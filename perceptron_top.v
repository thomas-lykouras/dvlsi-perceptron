==> flow/design.v <==
module perceptron_top #(
    parameter WIDTH = 8
  ) (
    input clk,
    input reset,
    input      val_i,
    output     rdy_o,
    output reg val_o,
    input      rdy_i,
    input  [1:0] W1W0b_en_i,
    input        b_i,
    input        W0_i,
    input        W1_i,
    input signed [WIDTH-1:0] X0_i,
    input signed [WIDTH-1:0] X1_i,
    output reg Y_o
);
wire en_egress;
wire en_ingress;
    perceptron_ctrl ctrl(
      .clk        (clk),
      .reset      (reset),
      .W1W0b_en_i (W1W0b_en_i),
      .en_egress  (en_egress),
      .en_ingress (en_ingress),
      .val_i      (val_i),
      .rdy_o      (rdy_o),
      .val_o      (val_o),
      .rdy_i      (rdy_i)
    );
    perceptron_dp #(WIDTH) dp(
      .clk        (clk),
      .reset      (reset),
      .en_egress  (en_egress),
      .en_ingress (en_ingress),
      .W1W0b_en_i (W1W0b_en_i),
      .b_i        (b_i),
      .W0_i       (W0_i),
      .W1_i       (W1_i),
      .X0_i       (X0_i),
      .X1_i       (X1_i),
      .Y_o        (Y_o)
    );
endmodule
module perceptron_ctrl (
    input      clk,
    input      reset,
    input  [1:0] W1W0b_en_i,
    output     en_egress,
    output     en_ingress,
    input      val_i,
    output     rdy_o,
    output reg val_o,
    input      rdy_i
);
reg  val_o_reg;
wire reset_internal;
assign rdy_o = ((rdy_i || (~(val_o && val_o_reg)))) && (~reset_internal);
assign en_ingress  = rdy_o;
assign en_egress = rdy_i || (!val_o);
assign reset_internal = reset || (|W1W0b_en_i);
always @ (posedge clk)
begin
  if (reset_internal == 1)
  begin
    val_o_reg <= 0;
    val_o     <= 0;
  end else begin
    if (en_ingress == 1) begin
      val_o_reg <= (val_i && rdy_o);
    end
    if (en_egress == 1) begin
      val_o <= val_o_reg;
    end
  end
end
endmodule
module perceptron_dp #(
    parameter WIDTH = 8
  ) (
    input clk,
    input reset,
    input en_egress,
    input en_ingress,
    input  [1:0] W1W0b_en_i,
    input        b_i,
    input        W0_i,
    input        W1_i,
    input signed [WIDTH-1:0] X0_i,
    input signed [WIDTH-1:0] X1_i,
    output reg Y_o
);
reg  signed [WIDTH-1:0]     w0, w1, b;  
reg  signed [WIDTH-1:0]     x0, x1;     
wire signed [WIDTH*2+2-1:0] y;          
always @ (posedge clk)
begin
  if (reset == 1)
  begin
    w0 <= 0;
    w1 <= 0;
    b  <= 0;
  end else begin
    if (W1W0b_en_i == 2'b11)
    begin
      w1 <= {w1[WIDTH-2:0] , W1_i};
    end
    if (W1W0b_en_i == 2'b10)
    begin
      w0 <= {w0[WIDTH-2:0] , W0_i};
    end
    if (W1W0b_en_i == 2'b01)
    begin
      b <= {b[WIDTH-2:0] , b_i};
    end
  end
end
assign y = b + x0*w0 + x1*w1;
always @ (posedge clk)
begin
  if (reset == 1)
  begin
    x0  <= 0;
    x1  <= 0;
    Y_o <= 0;
  end else begin
    if (en_ingress == 1)
    begin
      x0 <= X0_i;
      x1 <= X1_i;
    end
    if (en_egress == 1) begin
      Y_o <= ~y[WIDTH*2+2-1];
    end
  end
end
endmodule
[Tool chain data of perceptron_top]
What the tools print for perceptron_top, step after step.
Line numbers count from 1 in the design file above.
Cell names lack the library's common part.
The mark n/a stands for no value.
Inputs
  top module: perceptron_top
  clock input: clk
  library: sky130hd
  corner: tt_025C_1v80

[Word-level counts]
Yosys after proc, flatten, opt, wreduce and memory -nomap, before mapping. Enables and synchronous resets that opt folds into registers are not counted as muxes. Memory bits, and registers merged into a memory's read port (data or address), are not among the register bits. Print and check cells are not counted. Equal cells are merged and count once.
Word-level totals
  memories: 0
  bits in read-only memories: 0
  memory bits (writable): 0
  latch bits: 0
  clocked read ports x word width: 0
  register bits: 43
  cells after elaboration: 26
  input bits: 25
Cells by class
  equal/unequal tests: 3
  reduce/logical cells: 8
  $add $sub $neg: 2
  div/mod/pow operators: 0
  mux-type cells: 0
  bitwise logic cells: 3
  shift operators: 0
  $mul: 2
  order comparisons: 0
Operator list (count)
  8-bit by 8-bit multiplier with 16-bit output: 2
  18-bit adder: 1
  8-bit by 18-bit adder with 18-bit output: 1
  2-bit == test with constant B: 2
  1-bit logical AND: 3
  1-bit logical OR: 3
  1-bit NOT: 3
  2-bit by 1-bit == test with 1-bit output with constant B: 1
  2-bit OR reduction: 1
  1-bit zero test: 1

[Depth]
Depth = most cells in a row (Yosys ltp): at word level without a register or memory, in the mapped netlist without a sequential cell, where the memories' decode and read muxes count.
Logic depth
  word-level depth: 5
  ABC_AREA: 0
  mapped depth: 25

[After synthesis]
Yosys stat after the flow's synthesis: flattened, memories mapped to cells. It holds for the ABC_AREA given above (unset counts as 0); a run with the other value may have another netlist.
Cells by type
  fa_1: count 125, total area 2502.4 um2
  ha_1: count 74, total area 925.888 um2
  dfxtp_1: count 43, total area 860.826 um2
  inv_1: count 190, total area 713.184 um2
  and2_1: count 90, total area 563.04 um2
  nand2_1: count 75, total area 281.52 um2
  a21oi_1: count 43, total area 215.206 um2
  xnor2_1: count 21, total area 183.926 um2
  mux2i_1: count 16, total area 160.154 um2
  nor2b_1: count 17, total area 106.352 um2
  xor2_1: count 11, total area 96.342 um2
  nor2_1: count 24, total area 90.086 um2
  clkbuf_1: count 19, total area 71.318 um2
  nand3_1: count 13, total area 65.062 um2
  nor3_1: count 12, total area 60.058 um2
  a211oi_1: count 6, total area 45.043 um2
  o21ai_0: count 8, total area 40.038 um2
  a21o_1: count 5, total area 37.536 um2
Not listed: further types 22, cells in them 43.
Mapped netlist
  chip area (Yosys): 7342.0 um2
  standard cells after synthesis: 835
  sequential part of the area: 860.8 um2
  flip-flops: 43
By module: a second synthesis without flattening, with its own total; a netlist apart from the flattened one above.
Second synthesis, totals
  cells (unflattened synthesis): 727
  area total of the unflattened synthesis: 7148.1 um2
Each row is one instance without its submodules.
By module
  perceptron_dp #(WIDTH=8): instances 1, area 7044.3 um2, cells 717
  perceptron_ctrl: instances 1, area 103.8 um2, cells 10
  perceptron_top: instances 1, area 0.0 um2, cells 0

[Timing after synthesis]
Path of least setup slack by OpenSTA after synthesis, without wires, with an ideal clock, recovery checks aside; 20% of the period is set as input and as output delay. Where synthesis merged equal registers, the netlist keeps one of their names.
Timing path post-synthesis
  path kind: reg-to-reg
  start: reg dp.w0[4]
  end: reg dp.Y_o
  slack: 0.345 ns
  clock period: 6.18 ns
  time at the first pin: 0.000 ns
  buffers on the path: 1
  path delay: 5.835 ns
  arrival: 5.749 ns
  stages on the path: 24
  synthesis period reached: 5.835 ns
"path delay" = arrival - input delay + setup time.
"stages on the path" counts driving pins, that of a launching flip-flop among them; a cell with two outputs on the path counts twice.
"synthesis period reached" = period - worst setup slack (recovery checks aside). The figure is calculated, with input and output delays left at 20% of the set period.
Between the ends stands the longest chain of elaborated cells between them, by number of cells; it is not shown to be the way that was timed. Of several equally long chains one is given.
A line is the first line of the expression or statement that the cell stems from. Yosys adds cells for indexed reads and writes and turns some case tables into memories.
On the way, post-synthesis
  cells stage by stage: dfxtp_1 clkbuf_1 and2_1 fa_1 inv_1 fa_1 inv_1 fa_1 inv_1 fa_1 inv_1 ha_1 a211o_1 a2111o_1 a2111oi_2 nor3_1 fa_1 inv_1 ha_1 and4_1 and4_1 o211ai_1 and3_1 a211oi_1
  cells in the longest elaborated chain: 4
  elaborated cells between the ends (all ways): 4
  RTL lines with such cells: 2
  those cells by class: add/sub (2); mul (1); logic (1)
RTL lines, path post-synthesis
  start, declared: line 93  | reg  signed [WIDTH-1:0]     w0, w1, b;
  start, assigned: line 100  | w0 <= 0;
  start, assigned: line 110  | w0 <= {w0[WIDTH-2:0] , W0_i};
  8-bit by 8-bit multiplier with 16-bit output: line 118  | assign y = b + x0*w0 + x1*w1;
  8-bit by 18-bit adder with 18-bit output: line 118
  18-bit adder: line 118
  1-bit NOT: line 133  | Y_o <= ~y[WIDTH*2+2-1];
  end, assigned: line 125  | Y_o <= 0;
  end, assigned: line 133
  end, declared: line 91  | output reg Y_o

[Path in the finished layout]
From the final timing report of run 1: the path of least setup slack in the routed layout; clock arrival at registers is part of the times.
Timing path post-layout
  path kind: input-to-output
  start: in reset
  end: out rdy_o
  slack: 3.19 ns
  stages on the path: 6
  time at the first pin: 1.96 ns
  input delay: 1.96 ns
  external output delay: 1.96 ns
  buffers on the path: 3
  clock period: 9.82 ns
  arrival: 4.67 ns
Between the ends stands the longest chain of elaborated cells between them, by number of cells; it is not shown to be the way that was timed. Of several equally long chains one is given.
On the way, post-layout
  cells stage by stage: clkdlybuf4s50_1 buf_4 nor3_1 nand2_1 clkinv_1 clkdlybuf4s50_1
  cells in the longest elaborated chain: 3
  elaborated cells between the ends (all ways): 3
  RTL lines with such cells: 2
  those cells by class: logic (1); reduce/logical (2)
RTL lines, path post-layout
  start, declared: line 5  | input reset,
  1-bit logical OR: line 61  | assign reset_internal = reset || (|W1W0b_en_i);
  1-bit NOT: line 58  | assign rdy_o = ((rdy_i || (~(val_o && val_o_reg)))) && (~reset_internal);
  1-bit logical AND: line 58
  end, declared: line 7  | output     rdy_o,

Wiki page: perceptron_top / flow data

Measured results for perceptron_top: 2 stored runs of the Yosys and OpenROAD flow on sky130hd. The settings differ; the order carries no meaning. The constraints put input and output delay at 20% of the set period each and load the outputs with 0.01 pF.
By "period achieved" is meant the clock period of the run minus its worst setup slack. This is arithmetic on one report: input and output delays are still those of the set period (20% each).
By "critical path time" is meant the share of the clock period that the worst setup path is allowed (20% is reserved at inputs, 20% at outputs), minus its slack. Clock arrival times at its registers enter into it.
"total power of the final layout" is the tool's figure for a default switching activity; nothing was simulated.

==> run 1: settings <==
{ "period_ns": 9.82, "CORE_UTILIZATION": 31, "PLACE_DENSITY_LB_ADDON": 0.06, "CORE_ASPECT_RATIO": 1.07, "CORE_MARGIN": 9, "CELL_PAD_IN_SITES_GLOBAL_PLACEMENT": 2, "ABC_AREA": 0, "CAP_MARGIN": 40, "SLEW_MARGIN": 30 }
==> run 1: results <==
Yosys chip area after synthesis: 7342.0 um2
period achieved: 6.631 ns
area inside the die boundary: 29550.9 um2
worst-case hold slack: 0.511 ns
std-cell area (final layout): 8061.5 um2
worst slack on setup checks: 3.189 ns
total power of the final layout: 393.7 uW
critical path time: 2.70 ns
worst path kind: input-to-output

==> run 2: settings <==
{ "period_ns": 9.78, "CORE_UTILIZATION": 27, "PLACE_DENSITY_LB_ADDON": 0.11, "CELL_PAD_IN_SITES_GLOBAL_PLACEMENT": 0, "GPL_TIMING_DRIVEN": 1, "CTS_CLUSTER_DIAMETER": 76, "SLEW_MARGIN": 15, "MAX_ROUTING_LAYER": "met4", "CAP_MARGIN": 20, "CORE_MARGIN": 2 }
==> run 2: results <==
worst slack on setup checks: 3.165 ns
Yosys chip area after synthesis: 7342.0 um2
critical path time: 2.70 ns
worst path kind: input-to-output
worst-case hold slack: 0.521 ns
total power of the final layout: 423 uW
area inside the die boundary: 28527.2 um2
period achieved: 6.615 ns
std-cell area (final layout): 8131.6 um2
